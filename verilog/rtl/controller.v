==> flow/design.v <==
module controller
#(
    parameter PLAINTEXT_MODULUS = 64,
    parameter PLAINTEXT_WIDTH = 6,
    parameter CIPHERTEXT_MODULUS = 1024,
    parameter CIPHERTEXT_WIDTH = 10,
    parameter DIMENSION = 10,
    parameter BIG_N = 30,
    parameter DIM_WIDTH = 4,
    parameter ADDR_WIDTH = 10,
    parameter PARALLEL = 1
)
(
    input clk,
    input rst_n,
    input [1:0] opcode,
    input config_en,
    input [ADDR_WIDTH-1:0] op1_base_addr,
    input [ADDR_WIDTH-1:0] op2_base_addr,
    input [ADDR_WIDTH-1:0] out_base_addr,
    output reg [1:0] opcode_out,
    output reg [ADDR_WIDTH-1:0] op1_addr,
    output reg [ADDR_WIDTH-1:0] op2_addr,
    output reg [ADDR_WIDTH-1:0] out_addr,
    output reg op_select,
    output reg en,
    output reg done,
    output reg [DIM_WIDTH:0] row
);
    reg [ADDR_WIDTH-1:0] op1_base_addr_stored;
    reg [ADDR_WIDTH-1:0] op2_base_addr_stored;
    reg [ADDR_WIDTH-1:0] out_base_addr_stored;
    reg [DIM_WIDTH-1:0] col;  
    always_ff @(posedge clk) begin
        if (en) begin
            case (opcode_out)
                2'b00: begin
                    if (row > DIMENSION && col > 0) begin
                        en <= 0;
                        done <= 1;
                        row <= 0;
                        col <= 0;
                        out_addr <= out_addr + 1;
                    end else if (row != 0 && col == 0) begin
                        op1_addr <= op1_addr + 1;
                        op2_addr <= op2_addr + 1;
                        out_addr <= out_addr + 1;
                        col <= col + 2;
                    end else if (col + 1 < BIG_N) begin
                        op1_addr <= op1_addr + 1;
                        op2_addr <= op2_addr + 1;
                        col <= col + 2;
                    end else if (col + 1 >= BIG_N) begin
                        op1_addr <= op1_addr + 1;
                        op2_addr <= op2_addr + 1;
                        row <= row + 1;
                        col <= 0;
                    end else begin
                        en <= 0;
                        done <= 1;
                    end
                end
                2'b01: begin
                    if (op1_addr <= op1_base_addr_stored + DIMENSION/PARALLEL) begin
                        op1_addr <= op1_addr + 1;
                        op2_addr <= op2_addr + 1;
                        row <= row + 1;
                    end else begin
                        en <= 0;
                        done <= 1;
                    end
                end
                2'b10: begin
                    if (op1_addr <= op1_base_addr_stored + DIMENSION/PARALLEL) begin
                        op1_addr <= op1_addr + 1;
                        op2_addr <= op2_addr + 1;
                        out_addr <= out_addr + 1;
                    end else begin
                        en <= 0;
                        done <= 1;
                    end
                end
                2'b11: begin
                    if (op1_addr < op1_base_addr_stored + DIMENSION/PARALLEL) begin
                        op1_addr <= op1_addr + 1;
                        row <= row + 1;
                    end else if (op_select != 1 && !done) begin
                        row <= 0;
                        op_select <= 1;
                    end else if (op2_addr < op2_base_addr_stored + DIMENSION/PARALLEL) begin
                        op2_addr <= op2_addr + 1;
                        out_addr <= out_addr + 1;  
                        row <= row + 1;
                        op_select <= 1;
                    end else if (op2_addr == op2_base_addr_stored + DIMENSION/PARALLEL) begin
                        op2_addr <= op2_addr + 1;
                        out_addr <= out_addr + 1;  
                        row <= row + 1;
                        op_select <= 0;
                        done <= 1;
                    end else if (row <= 2*DIMENSION/PARALLEL) begin
                        out_addr <= out_addr + 1;  
                        row <= row + 1;
                    end else begin
                        en <= 0;
                        done <= 1;
                    end
                end
            endcase
        end
        if (!en && !done && !config_en) begin
            en <= 1;
        end
        if (config_en) begin
            opcode_out <= opcode;
            op1_addr <= op1_base_addr;
            op2_addr <= op2_base_addr;
            out_addr <= out_base_addr;
            op1_base_addr_stored <= op1_base_addr;
            op2_base_addr_stored <= op2_base_addr;
            out_base_addr_stored <= out_base_addr;
            en <= 0;
            done <= 0;
            row <= 0;
            col <= 0;
        end
        if (!rst_n) begin
            opcode_out <= 0;
            op1_addr <= 0;
            op2_addr <= 0;
            out_addr <= 0;
            op1_base_addr_stored <= 0;
            op2_base_addr_stored <= 0;
            out_base_addr_stored <= 0;
            op_select <= 0;
            en <= 0;
            row <= 0;
            col <= 0;
        end
    end
endmodule
From RTL to reports: controller
The steps from the RTL of controller to its reports follow in flow order.
Line numbers count from 1 in the design file above.
Operators carry their Yosys type and port widths (W data, S select, Z words).
Cell names lack the library's common part.
The mark -- stands for no value.
Set-up
  design top: controller
  clock: clk
  standard-cell library: sky130hd
  library corner: tt_025C_1v80

Elaborated design
Source: Yosys, flattened and elaborated, memories not mapped. Widths are those after wreduce. Registers that Yosys merges into a memory's read port (data or address) are not register bits. Print and check cells do not count. Equal cells are merged and count once.
Bit counts
  input bits: 35
  register bits: 64
Operators by class
  $lt $le $gt $ge: 8
  equality and inequality tests: 25
  muxes and demuxes: 74
  $add $sub $neg: 8
  reductions and logical operators: 27
  bitwise operators: 3
Operators by type and width (number)
  $mux W10: 29
  $pmux W10 S3: 3
  $mux W5: 10
  $le A10 B32 Y1: 1
  $lt A10 B32 Y1: 1
  $lt A32 B5 Y1 const B: 1
  $add A10 B1 Y10 const B: 3
  $ne A3 B3 Y1 const B: 10
  $mux W1: 25
  $add A10 B4 Y11 const B: 2
  $mux W4: 4
  $pmux W5 S3: 1
  $reduce_and A7 Y1: 2
  $reduce_bool A4 Y1: 3
  $lt A10 B11 Y1: 1
  $eq A10 B11 Y1: 1
  $reduce_and A10 Y1: 1
  $ne A2 B2 Y1 const B: 5
  $ne A5 B5 Y1 const B: 2
  $reduce_bool A5 Y1: 2
  $ne A4 B4 Y1 const B: 2
  $reduce_and A8 Y1: 1
  $reduce_bool A3 Y1: 2
  $ne A6 B6 Y1 const B: 1
  $reduce_and A6 Y1: 1
  $pmux W1 S3: 2
  $logic_and A1 B1 Y1: 5
  $add A4 B1 Y5 const B: 1
Not listed: further kinds 17, cells in them 23.

Logic depth
Longest topological path by Yosys (ltp), each cell counted once; first at word level (registers and memories cut), then after technology mapping (sequential cells cut; the memories' decode and read muxes count).
Depth
  depth after elaboration: 9
  ABC_AREA: 0
  depth in mapped cells: 14
  gate-level depth less buffers: 12

Netlist
Yosys stat after the flow's synthesis: flattened, memories mapped to cells. It holds for the ABC_AREA given above (unset counts as 0); a run with the other value may have another netlist.
Synthesis totals
  mapped area: 0.0041114 mm2
  cells in the netlist: 473
  sequential area: 0.0012612 mm2
  flip-flops: 63
  buffers: 21
Cell types (number)
  dfxtp_1: 63
  ha_1: 36
  mux2i_1: 25
  o21ai_0: 37
  xnor2_1: 18
  nor2b_1: 24
  a21oi_1: 28
  nand4_1: 18
  xor2_1: 12
  nor2_1: 23
  inv_1: 22
  nand2_1: 22
  nand3_1: 16
  and3_1: 11
  clkbuf_1: 17
  a21o_1: 8
  a211oi_1: 6
  a21boi_0: 6
Not listed: further types 39, cells in them 81.

Worst setup path after synthesis
Source: OpenSTA report_checks on the synthesized netlist (no wires, ideal clock, input and output delay 20% of the period each), path of least setup slack; recovery checks are left aside. Register names are those of the netlist, which keeps one name where synthesis merged equal registers.
Timing path post-synthesis
  path kind: register to register
  from: register op1_base_addr_stored[1]
  to: register out_addr[3]
  arrival: 2.824 ns
  delay of the path: 2.948 ns
  slack: 0.292 ns
  path buffers: 2
  period: 3.24 ns
  stages on the path: 14
  synthesis period reached: 2.948 ns
"delay of the path" = arrival - input delay + setup time.
"stages on the path": output pins that drive a net of the path, with the launching flip-flop's if there is one; two outputs of one cell count as two.
"synthesis period reached" is the clock period less the worst setup slack; recovery checks do not enter. This is arithmetic on one report: input and output delays are still those of the set period (20% each).
Between the ends stands the longest chain of elaborated cells between them, by number of cells; it is not shown to be the way that was timed. Of several equally long chains one is given.
A line is the first line of the expression or statement that the cell stems from. Yosys adds cells for indexed reads and writes and turns some case tables into memories.
At most two assigning lines are given for a register; there are more.
Between the ends, post-synthesis
  cell sequence: dfxtp_1 > ha_1 > o21ai_0 > xor2_1 > ha_1 > a21o_1 > a21o_1 > a221o_1 > a32o_1 > buf_6 > and4_4 > buf_6 > a211oi_1 > nor3_1
  cells in the longest elaborated chain: 6
  elaborated cells between the ends (all ways): 11
  classes of those cells: add/sub (1); compare (2); eq/ne (2); mux (5); reduce/logical (1)
Ends and longest elaborated chain, post-synthesis
  start, declared: line 30  | reg [ADDR_WIDTH-1:0] op1_base_addr_stored;
  start, assigned: line 119  | op1_base_addr_stored <= op1_base_addr;
  start, assigned: line 132  | op1_base_addr_stored <= 0;
  $add A10 B4 Y11: line 84  | if (op1_addr < op1_base_addr_stored + DIMENSION/PARALLEL) begin
  $lt A10 B11 Y1: line 84
  $mux W10: line 84
  $pmux W10 S3: line 36  | case (opcode_out)
  $mux W10: line 35  | if (en) begin
  $mux W10: line 114  | if (config_en) begin
  end, assigned: line 102  | out_addr <= out_addr + 1;
  end, assigned: line 118  | out_addr <= out_base_addr;
  end, declared: line 24  | output reg [ADDR_WIDTH-1:0] out_addr,

Path in the finished layout
Path of least setup slack in the final report of flow run 1 (OpenROAD, finished layout, wires in). Where an end is a register, its clock arrival counts in the times.
Timing path after layout
  path kind: register to register
  from: register op1_base_addr_stored[6]
  to: register op1_addr[0]
  period: 4.18 ns
  arrival: 3.59 ns
  path buffers: 2
  slack: 0.77 ns
  stages on the path: 13
Between the ends stands the longest chain of elaborated cells between them, by number of cells; it is not shown to be the way that was timed. Of several equally long chains one is given.
At most two assigning lines are given for a register; there are more.
Between the ends, after layout
  cell sequence: dfxtp_4 > and3_4 > o2111ai_2 > xor2_1 > ha_1 > a211oi_2 > o21ai_1 > a221o_2 > a311o_2 > buf_6 > buf_4 > xnor2_1 > a21oi_1
  cells in the longest elaborated chain: 6
  elaborated cells between the ends (all ways): 11
  classes of those cells: add/sub (1); compare (2); eq/ne (2); mux (5); reduce/logical (1)
Ends and longest elaborated chain, after layout
  start, declared: line 30  | reg [ADDR_WIDTH-1:0] op1_base_addr_stored;
  start, assigned: line 119  | op1_base_addr_stored <= op1_base_addr;
  start, assigned: line 132  | op1_base_addr_stored <= 0;
  $add A10 B4 Y11: line 84  | if (op1_addr < op1_base_addr_stored + DIMENSION/PARALLEL) begin
  $lt A10 B11 Y1: line 84
  $mux W10: line 84
  $pmux W10 S3: line 36  | case (opcode_out)
  $mux W10: line 35  | if (en) begin
  $mux W10: line 114  | if (config_en) begin
  end, assigned: line 85  | op1_addr <= op1_addr + 1;
  end, assigned: line 116  | op1_addr <= op1_base_addr;
  end, declared: line 22  | output reg [ADDR_WIDTH-1:0] op1_addr,

Flow measurements of controller on sky130hd: 2 stored runs with different settings, listed in no order. Input and output delays are each 20% of the period that was set; the output load is 0.01 pF.
"worst setup path time" = time allowed to the worst setup path (clock period - input delay - output delay, where it has them) - its slack; a late launch clock adds to it, a late capture clock takes from it.
"power" is the tool's figure for a default switching activity; nothing was simulated.

Flow run 1
==> flow/run.sh <==
#!/bin/bash
# the make line also repeats the synthesis and layout settings of config.mk as NAME=value (left out here)
make -C /OpenROAD-flow-scripts/flow DESIGN_CONFIG=/design/flow/config.mk WORK_HOME=/design/flow/orfs CLKGATE_MAP_FILE= finish
==> flow/config.mk <==
export PLATFORM = sky130hd
export DESIGN_NAME = controller
export DESIGN_NICKNAME = controller
export VERILOG_FILES = /design/flow/design.v
export SDC_FILE = /design/flow/constraint.sdc
export NUM_CORES = 4
export LEC_CHECK = 0
export ABC_AREA = 0
export CAP_MARGIN = 10
export CORE_MARGIN = 2
export CORE_UTILIZATION = 65
export MAX_ROUTING_LAYER = met5
export PLACE_DENSITY = 0.73
export SETUP_SLACK_MARGIN = 1.14
export SLEW_MARGIN = 35
export TNS_END_PERCENT = 75
==> flow/constraint.sdc <==
create_clock -name core_clock -period 4.18 [get_ports {clk}]
set_input_delay 0.8360 -clock core_clock [delete_from_list [all_inputs] [get_ports {clk}]]
set_output_delay 0.8360 -clock core_clock [all_outputs]
set_load 0.01 [all_outputs]

==> results of flow run 1 <==
chip area after synthesis (Yosys): 0.0041114 mm2
die area: 0.0069773 mm2
standard-cell area of the final layout: 0.0056291 mm2
utilization: 93.4%
worst setup slack after layout: 0.769 ns
total negative slack: 0.000 ns
worst hold slack: 0.505 ns
power: 0.001768 W
worst setup path time: 3.41 ns
worst setup path kind: register to register

Flow run 2
==> flow/run.sh <==
#!/bin/bash
# the make line also repeats the synthesis and layout settings of config.mk as NAME=value (left out here)
make -C /OpenROAD-flow-scripts/flow DESIGN_CONFIG=/design/flow/config.mk WORK_HOME=/design/flow/orfs CLKGATE_MAP_FILE= finish
==> flow/config.mk <==
export PLATFORM = sky130hd
export DESIGN_NAME = controller
export DESIGN_NICKNAME = controller
export VERILOG_FILES = /design/flow/design.v
export SDC_FILE = /design/flow/constraint.sdc
export NUM_CORES = 4
export LEC_CHECK = 0
export ABC_AREA = 0
export CAP_MARGIN = 20
export CELL_PAD_IN_SITES_GLOBAL_PLACEMENT = 2
export CORE_ASPECT_RATIO = 1.18
export CORE_MARGIN = 2
export CORE_UTILIZATION = 72
export GPL_ROUTABILITY_DRIVEN = 0
export GPL_TIMING_DRIVEN = 0
export PLACE_DENSITY = 0.86
export SETUP_SLACK_MARGIN = 0.94
export SLEW_MARGIN = 20
==> flow/constraint.sdc <==
create_clock -name core_clock -period 3.28 [get_ports {clk}]
set_input_delay 0.6560 -clock core_clock [delete_from_list [all_inputs] [get_ports {clk}]]
set_output_delay 0.6560 -clock core_clock [all_outputs]
set_load 0.01 [all_outputs]

==> results of flow run 2 <==
did not finish, placement stopped with GPL-0301
